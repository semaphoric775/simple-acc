==> flow/design.v <==
module ctr (
           clk,
           rst,
	       zflag,
           opcode,
           muxPC,
           muxMAR,
           muxACC,
           loadMAR,
           loadPC,
           loadACC,
           loadMDR,
           loadIR,
           opALU,
           MemRW,
           mult_load,
           mult_done,
           mult_reset,
);
input clk;
input rst;
input zflag;
input [7:0]opcode;
output reg muxPC;
output reg muxMAR;
output reg[1:0] muxACC;
output reg loadMAR;
output reg loadPC;
output reg loadACC;
output reg loadMDR;
output reg loadIR;
output reg[1:0] opALU;
output reg MemRW;
output reg mult_load;
output reg mult_reset;
input mult_done;
parameter op_add=8'b001;
parameter op_or= 8'b010;
parameter op_jump=8'b011;
parameter op_jumpz=8'b100;
parameter op_load=8'b101;
parameter op_store=8'b110;
parameter op_mull=8'b1001;
parameter op_neg=8'b1010;
parameter Fetch_1 = 5'b00000;
parameter Fetch_2 = 5'b00001;
parameter Fetch_3 = 5'b00010;
parameter Decode = 5'b00011;
parameter ExecADD_1 = 5'b00100;
parameter ExecOR_1 = 5'b00101;
parameter ExecLoad_1 = 5'b00110;
parameter ExecStore_1 = 5'b00111;
parameter ExecJump = 5'b01000;
parameter ExecADD_2 = 5'b01001;
parameter ExecOR_2 = 5'b01010;
parameter ExecLoad_2 = 5'b01011;
parameter ExecNEG_1 = 5'b01100;
parameter ExecNEG_2 = 5'b01101;
parameter ExecMUL_1 = 5'b01110; 
parameter ExecMUL_2 = 5'b01111;
parameter ExecMUL_3 = 5'b10000;
parameter ExecMUL_4 = 5'b10001;
parameter ExecMUL_5 = 5'b10010;
parameter ExecMUL_6 = 5'b10011;
reg[4:0] current_state;
always @(*)
case(current_state)
Fetch_1:
begin
muxPC <= 1'b0;
muxMAR <= 1'b0;
muxACC <= 2'b00;
loadMAR <= 1'b1;
loadPC <= 1'b1;
loadACC <= 1'b0;
loadMDR <= 1'b0;
loadIR <= 1'b0;
opALU <= 2'b00;
MemRW <= 1'b0;
mult_load <= 1'b0;
mult_reset <= 1'b0;
end
Fetch_2:
begin
muxPC <= 1'b0;
muxMAR <= 1'b0;
muxACC <= 2'b00;
loadMAR <= 1'b0;
loadPC <= 1'b0;
loadACC <= 1'b0;
loadMDR <= 1'b1;
loadIR <= 1'b0;
opALU <= 2'b00;
MemRW <= 1'b0;
mult_load <= 1'b0;
mult_reset <= 1'b0;
end
Fetch_3:
begin 
muxPC <= 1'b0;
muxMAR <= 1'b0;
muxACC <= 2'b00;
loadMAR <= 1'b0;
loadPC <= 1'b0;
loadACC <= 1'b0;
loadMDR <= 1'b0;
loadIR <= 1'b1;
opALU <= 2'b00;
MemRW <= 1'b0;
mult_load <= 1'b0;
mult_reset <= 1'b0;
end
Decode:
begin
muxPC <= 1'b0;
muxMAR <= 1'b1;
muxACC <= 2'b00;
loadMAR <= 1'b1;
loadPC <= 1'b0;
loadACC <= 1'b0;
loadMDR <= 1'b0;
loadIR <= 1'b0;
opALU <= 2'b00;
MemRW <= 1'b0;
mult_load <= 1'b0;
mult_reset <= 1'b0;
end
ExecADD_1:
begin
muxPC <= 1'b0;
muxMAR <= 1'b0;
muxACC <= 2'b00;
loadMAR <= 1'b0;
loadPC <= 1'b0;
loadACC <= 1'b0;
loadMDR <= 1'b1;
loadIR <= 1'b0;
opALU <= 2'b00;
MemRW <= 1'b0;
mult_load <= 1'b0;
mult_reset <= 1'b0;
end
ExecOR_1: 
begin
muxPC <= 1'b0;
muxMAR <= 1'b0;
muxACC <= 2'b00;
loadMAR <= 1'b0;
loadPC <= 1'b0;
loadACC <= 1'b0;
loadMDR <= 1'b1;
loadIR <= 1'b0;
opALU <= 2'b00;
MemRW <= 1'b0;
mult_load <= 1'b0;
mult_reset <= 1'b0;
end
ExecStore_1:
begin
muxPC <= 1'b0;
muxMAR <= 1'b0;
muxACC <= 2'b00;
loadMAR <= 1'b0;
loadPC <= 1'b0;
loadACC <= 1'b0;
loadMDR <= 1'b0;
loadIR <= 1'b0;
opALU <= 2'b00;
MemRW <= 1'b1;
mult_load <= 1'b0;
mult_reset <= 1'b0;
end
ExecLoad_1:
begin
muxPC <= 1'b0;
muxMAR <= 1'b0;
muxACC <= 2'b00;
loadMAR <= 1'b0;
loadPC <= 1'b0;
loadACC <= 1'b0;
loadMDR <= 1'b1;
loadIR <= 1'b0;
opALU <= 2'b00;
MemRW <= 1'b0;
mult_load <= 1'b0;
mult_reset <= 1'b0;
end
ExecJump:
begin
muxPC <= 1'b1;
muxMAR <= 1'b0;
muxACC <= 2'b00;
loadMAR <= 1'b0;
loadPC <= 1'b1;
loadACC <= 1'b0;
loadMDR <= 1'b0;
loadIR <= 1'b0;
opALU <= 2'b00;
MemRW <= 1'b0;
mult_load <= 1'b0;
mult_reset <= 1'b0;
end
ExecADD_2:
begin
muxPC <= 1'b0;
muxMAR <= 1'b0;
muxACC <= 2'b00;
loadMAR <= 1'b0;
loadPC <= 1'b0;
loadACC <= 1'b1;
loadMDR <= 1'b0;
loadIR <= 1'b0;
opALU <= 2'b01;
MemRW <= 1'b0;
mult_load <= 1'b0;
mult_reset <= 1'b0;
end
ExecOR_2:
begin
muxPC <= 1'b0;
muxMAR <= 1'b0;
muxACC <= 2'b00;
loadMAR <= 1'b0;
loadPC <= 1'b0;
loadACC <= 1'b1;
loadMDR <= 1'b0;
loadIR <= 1'b0;
opALU <= 2'b00;
MemRW <= 1'b0;
mult_load <= 1'b0;
mult_reset <= 1'b0;
end
ExecLoad_2:
begin
muxPC <= 1'b0;
muxMAR <= 1'b0;
muxACC <= 2'b01;
loadMAR <= 1'b0;
loadPC <= 1'b0;
loadACC <= 1'b1;
loadMDR <= 1'b0;
loadIR <= 1'b0;
opALU <= 2'b00;
MemRW <= 1'b0;
mult_load <= 1'b0;
mult_reset <= 1'b0;
end
ExecNEG_1:
begin
muxPC <= 1'b0;
muxMAR <= 1'b0;
muxACC <= 2'b00;
loadMAR <= 1'b0;
loadPC <= 1'b0;
loadACC <= 1'b0;
loadMDR <= 1'b1;
loadIR <= 1'b0;
opALU <= 2'b11;
MemRW <= 1'b0;
mult_load <= 1'b0;
mult_reset <= 1'b0;
end
ExecNEG_2:
begin
muxPC <= 1'b0;
muxMAR <= 1'b0;
muxACC <= 2'b00;
loadMAR <= 1'b0;
loadPC <= 1'b0;
loadACC <= 1'b1;
loadMDR <= 1'b0;
loadIR <= 1'b0;
opALU <= 2'b11;
MemRW <= 1'b0;
mult_load <= 1'b0;
mult_reset <= 1'b0;
end
ExecMUL_1:
begin
muxPC <= 1'b0;
muxMAR <= 1'b0;
muxACC <= 2'b00;
loadMAR <= 1'b0;
loadPC <= 1'b0;
loadACC <= 1'b0;
loadMDR <= 1'b1;
loadIR <= 1'b0;
opALU <= 2'b00;
MemRW <= 1'b0;
mult_load <= 1'b0;
mult_reset <= 1'b1;
end
ExecMUL_2:
begin
muxPC <= 1'b0;
muxMAR <= 1'b0;
muxACC <= 2'b00;
loadMAR <= 1'b0;
loadPC <= 1'b0;
loadACC <= 1'b0;
loadMDR <= 1'b0;
loadIR <= 1'b0;
opALU <= 2'b00;
MemRW <= 1'b0;
mult_load <= 1'b0;
mult_reset <= 1'b1;
end
ExecMUL_3:
begin
muxPC <= 1'b0;
muxMAR <= 1'b0;
muxACC <= 2'b00;
loadMAR <= 1'b0;
loadPC <= 1'b0;
loadACC <= 1'b0;
loadMDR <= 1'b0;
loadIR <= 1'b0;
opALU <= 2'b00;
MemRW <= 1'b0;
mult_load <= 1'b1;
mult_reset <= 1'b0;
end
ExecMUL_4:
begin
muxPC <= 1'b0;
muxMAR <= 1'b0;
muxACC <= 2'b00;
loadMAR <= 1'b0;
loadPC <= 1'b0;
loadACC <= 1'b0;
loadMDR <= 1'b0;
loadIR <= 1'b0;
opALU <= 2'b00;
MemRW <= 1'b0;
mult_load <= 1'b1;
mult_reset <= 1'b0;
end
ExecMUL_5:
begin
muxPC <= 1'b0;
muxMAR <= 1'b0;
muxACC <= 2'b00;
loadMAR <= 1'b0;
loadPC <= 1'b0;
loadACC <= 1'b0;
loadMDR <= 1'b0;
loadIR <= 1'b0;
opALU <= 2'b00;
MemRW <= 1'b0;
mult_load <= 1'b0;
mult_reset <= 1'b0;
end
ExecMUL_6:
begin
muxPC <= 1'b0;
muxMAR <= 1'b0;
muxACC <= 2'b10;
loadMAR <= 1'b0;
loadPC <= 1'b0;
loadACC <= 1'b1;
loadMDR <= 1'b0;
loadIR <= 1'b0;
opALU <= 2'b00;
MemRW <= 1'b0;
mult_load <= 1'b0;
mult_reset <= 1'b0;
end
default: begin
muxPC <= 1'b0;
muxMAR <= 1'b0;
muxACC <= 2'b00;
loadMAR <= 1'b0;
loadPC <= 1'b0;
loadACC <= 1'b0;
loadMDR <= 1'b0;
loadIR <= 1'b0;
opALU <= 2'b00;
MemRW <= 1'b0;
mult_load <= 1'b0;
mult_reset <= 1'b0;
end
endcase
always @(posedge clk)
    if(rst)
        current_state <= Fetch_1;
    else 
    case(current_state)
    Fetch_1: current_state <= Fetch_2;
    Fetch_2: current_state <= Fetch_3;
    Fetch_3: current_state <= Decode;
    Decode: case(opcode)
    op_add: current_state <= ExecADD_1;
    op_or: current_state <= ExecOR_1;
    op_store: current_state <= ExecStore_1;
    op_load: current_state <= ExecLoad_1;
    op_jump: current_state <= ExecJump;
    op_jumpz: if(zflag) current_state <= ExecJump; else current_state <= Fetch_1;
    op_neg: current_state <= ExecNEG_1;
    op_mull: current_state <= ExecMUL_1;
    default: current_state <= Fetch_1;
    endcase
    ExecADD_1: current_state <= ExecADD_2;
    ExecOR_1: current_state <= ExecOR_2;
    ExecStore_1: current_state <= Fetch_1;
    ExecLoad_1: current_state <= ExecLoad_2;
    ExecADD_2: current_state <= Fetch_1;
    ExecOR_2: current_state <= Fetch_1;
    ExecLoad_2: current_state <= Fetch_1;
    ExecNEG_1: current_state <= ExecNEG_2;
    ExecNEG_2: current_state <= Fetch_1;
    ExecMUL_1: current_state <= ExecMUL_2;
    ExecMUL_2: current_state <= ExecMUL_3;
    ExecMUL_3: current_state <= ExecMUL_4;
    ExecMUL_4: current_state <= ExecMUL_5;
    ExecMUL_5: if(mult_done) current_state <= ExecMUL_6; else current_state <= ExecMUL_5;
    ExecMUL_6: current_state <= Fetch_1;
    default: current_state <= Fetch_1;
    endcase
endmodule
# --- Reports on ctr ---
# Tool output for the design above, in the order of the flow.
# Line numbers count from 1 in the design file above.
# Operators carry their Yosys type and port widths (W data, S select, Z words).
# Cell names lack the library's common part.
design:
  top_module: "ctr"
  clock: "clk"
  cell_library: "sky130hd"
  corner: "tt_025C_1v80"

# --- After elaboration ---
# Yosys after proc, flatten, opt, wreduce and memory -nomap, before mapping. Print and check cells are not counted. Equal cells are merged and count once.
# Memory sizes are those after Yosys's memory passes, which may raise the word count (mostly to a power of two), join words into wider ones and drop unused or constant bits.
classes:
  addsub: 0
  n_mul: 0
  div: 0
  compare: 0
  equal: 20
  shifts: 0
  n_mux: 5
  n_logic: 0
  reduce_and_logical: 1
op_table:
  columns: ["cell", "count"]
  rows:
  - ["$pmux W5 S13", 1]
  - ["$pmux W5 S8", 1]
  - ["$eq A8 B3 Y1 const B", 3]
  - ["$eq A8 B2 Y1 const B", 2]
  - ["$eq A8 B4 Y1 const B", 2]
  - ["$eq A5 B3 Y1 const B", 3]
  - ["$eq A5 B4 Y1 const B", 3]
  - ["$eq A5 B5 Y1 const B", 3]
  - ["$eq A5 B2 Y1 const B", 2]
  - ["$eq A8 B1 Y1 const B", 1]
  - ["$eq A5 B1 Y1 const B", 1]
  - ["$logic_not A5 Y1", 1]
  - ["$mux W5", 1]
  - ["$mux W4", 1]
  - ["$mux W1", 1]
bits:
  regBits: 5
  latch_bits: 0
  mem_bits_rw: 0
  romBits: 448
  clocked_rd_ports_x_width: 14
  n_memories: 1
  input_bits: 12
  out_inout_bits: 14
mem_list:
  columns: ["memory", "words", "word_bits", "read_ports", "write_ports", "line", "rtl"]
  rows:
  - ["(no name shown)", 32, 14, 1, 0, 67, "case(current_state)"]

# --- Longest topological paths ---
# Depth = most cells in a row (Yosys ltp): at word level without a register or memory, in the mapped netlist without a sequential cell, where the memories' decode and read muxes count.
logic_depth:
  depth_word: 4
  abc_area: 0
  mapped_depth: 10

# --- Netlist ---
# Yosys stat after the flow's synthesis: flattened, memories mapped to cells. It holds for the ABC_AREA given above (unset counts as 0); a run with the other value may have another netlist.
# The area totals of this step are shown rounded.
types:
  columns: ["type", "count"]
  rows:
  - ["dfxtp_1", 19]
  - ["ha_1", 3]
  - ["nor3_1", 7]
  - ["a21oi_1", 6]
  - ["inv_1", 7]
  - ["nor2_1", 7]
  - ["nand3b_1", 3]
  - ["nor2_8", 1]
  - ["a31oi_1", 3]
  - ["o22a_4", 1]
  - ["or3b_1", 2]
  - ["or3b_2", 2]
  - ["xnor2_1", 2]
  - ["a2111oi_2", 1]
  - ["buf_2", 3]
  - ["o21bai_1", 2]
  - ["a211oi_2", 1]
  - ["and2_1", 2]
# Other cell types: 26; their cells: 30.
mapped:
  mapped_cells: 102
  area_um2: 953
  sequential_area_um2: 380
  ff_cells: 19
  buf_cells: 4

# --- Timing after synthesis ---
# OpenSTA on the mapped netlist: ideal clock, no wires. The path of least setup slack (recovery checks aside). Input and output delay are each 20% of the period. Register names are those of the netlist, which keeps one name where synthesis merged equal registers.
synth_path:
  path_kind: "input -> register"
  from: "in opcode[5]"
  to: "reg (name not given)"
  period_ps: 2080
  input_delay_ps: 416
  t_first_pin_ps: 416
  arrival_time_ps: 2067
  required_ps: 2002
  slack_ps: -65
  delay_ps: 1729
  path_stages: 7
  n_path_buf: 0
  synth_period_reached_ps: 2145
# "delay_ps" is the arrival time less input delay plus setup time.
# "path_stages": output pins that drive a net of the path, with the launching flip-flop's if there is one; two outputs of one cell count as two.
# "synth_period_reached_ps" = period - worst setup slack (recovery checks aside). The figure is calculated, with input and output delays left at 20% of the set period.
# The rows between start and end are the longest chain of elaborated cells between them; the timing report does not say that the signal goes this way. Where chains are equally long, one stands for them.
# Each line given opens the expression or statement behind the cell; cells for indexed reads and writes are added by Yosys, which also makes memories of some case tables.
synth_via:
  path_cell_list: "or4_4 a2111oi_2 a211oi_2 nor2_4 inv_1 ha_1 nor3_1"
  elab_chain_cells: 4
  cells_between: 11
  lines_between: 2
  classes_between: "eq/ne: 8; mux: 3"
synth_lines:
  columns: ["element", "line", "rtl"]
  rows:
  - ["from (decl)", 23, "input [7:0]opcode;"]
  - ["$eq A8 B4 Y1", 391, "Decode: case(opcode)"]
  - ["$pmux W5 S8", 391, null]
  - ["$pmux W5 S13", 387, "case(current_state)"]
  - ["$mux W5", null, null]

# --- Timing after layout ---
# Path of least setup slack in the final report of run 1 (OpenROAD, finished layout, wires in). Where an end is a register, its clock arrival counts in the times.
# The report prints the path's times to 10 ps; the period is as set.
layout_path:
  path_kind: "input -> register"
  from: "in opcode[5]"
  to: "reg (name not given)"
  period_ps: 1410
  input_delay_ps: 280
  t_first_pin_ps: 280
  arrival_time_ps: 2100
  required_ps: 1600
  slack_ps: -500
  path_stages: 9
  n_path_buf: 2
# The rows between start and end are the longest chain of elaborated cells between them; the timing report does not say that the signal goes this way. Where chains are equally long, one stands for them.
layout_via:
  path_cell_list: "buf_6 or4_4 a2111oi_4 a211oi_2 nor2_4 buf_12 ha_4 and2_4 o21bai_1"
  elab_chain_cells: 4
  cells_between: 11
  lines_between: 2
  classes_between: "eq/ne: 8; mux: 3"
layout_lines:
  columns: ["element", "line", "rtl"]
  rows:
  - ["from (decl)", 23, "input [7:0]opcode;"]
  - ["$eq A8 B4 Y1", 391, "Decode: case(opcode)"]
  - ["$pmux W5 S8", 391, null]
  - ["$pmux W5 S13", 387, "case(current_state)"]
  - ["$mux W5", null, null]

# Below are 2 stored runs of the flow (Yosys, OpenROAD; platform sky130hd) on ctr, each with its settings and what was measured, unordered. Constraints: input delay and output delay 20% of the set period each, output load 0.01 pF.
# "achieved_period_ps" is the run's clock period less its worst setup slack. It is reckoned from that one timing run; input and output delays stay at 20% of the period that was set.
# "critical_path_time_ps": the worst setup path's part of the clock period (all of it between registers, 20% less for each end at a port) less its slack. A launch clock that arrives late makes it longer, a capture clock that arrives late makes it shorter.
# By "totalPower_uw" is meant OpenSTA's value without simulated activity: inputs other than the clock are taken to toggle once in ten clock periods, and the tool carries that through the logic.
# "critical_path_time_ps" is given in steps of 10 ps.
# Results are given in rounded form.
runs:
  - name: "run 1"
    settings:
      period_ns: 1.41
      CORE_UTILIZATION: 16
      SETUP_SLACK_MARGIN: 0.24
      PLACE_DENSITY_LB_ADDON: 0.22
      HOLD_SLACK_MARGIN: 0.14
      CORE_ASPECT_RATIO: 1.73
      TNS_END_PERCENT: 45
      ABC_AREA: 0
      GPL_TIMING_DRIVEN: 0
      GPL_ROUTABILITY_DRIVEN: 0
      CTS_CLUSTER_SIZE: 67
      SLEW_MARGIN: 25
      CAP_MARGIN: 20
      CORE_MARGIN: 2
    results:
      fin_util_pct: 28.2
      totalPower_uw: 1250
      achieved_period_ps: 1910
      setup_ws_ps: -500
      finish.stdcell_area_um2: 1650
      tns_setup_ps: -6850
      design_die_area_um2: 6620
      hold_ws_ps: 690
      post_synth_area_um2: 953
      critical_path_time_ps: 1630
      critical_path_type: "input -> register"
  - name: "run 2"
    settings:
      period_ns: 2.38
      CORE_UTILIZATION: 43
      SETUP_SLACK_MARGIN: 0.01
      PLACE_DENSITY_LB_ADDON: 0.04
      CORE_ASPECT_RATIO: 0.68
      CELL_PAD_IN_SITES_DETAIL_PLACEMENT: 1
      CTS_CLUSTER_DIAMETER: 178
      CAP_MARGIN: 10
      CORE_MARGIN: 2
      SLEW_MARGIN: 20
    results:
      fin_util_pct: 66.9
      totalPower_uw: 678
      achieved_period_ps: 2381
      setup_ws_ps: -1
      finish.stdcell_area_um2: 1440
      tns_setup_ps: -1
      design_die_area_um2: 2620
      hold_ws_ps: 827
      post_synth_area_um2: 953
      critical_path_time_ps: 1900
      critical_path_type: "input -> register"
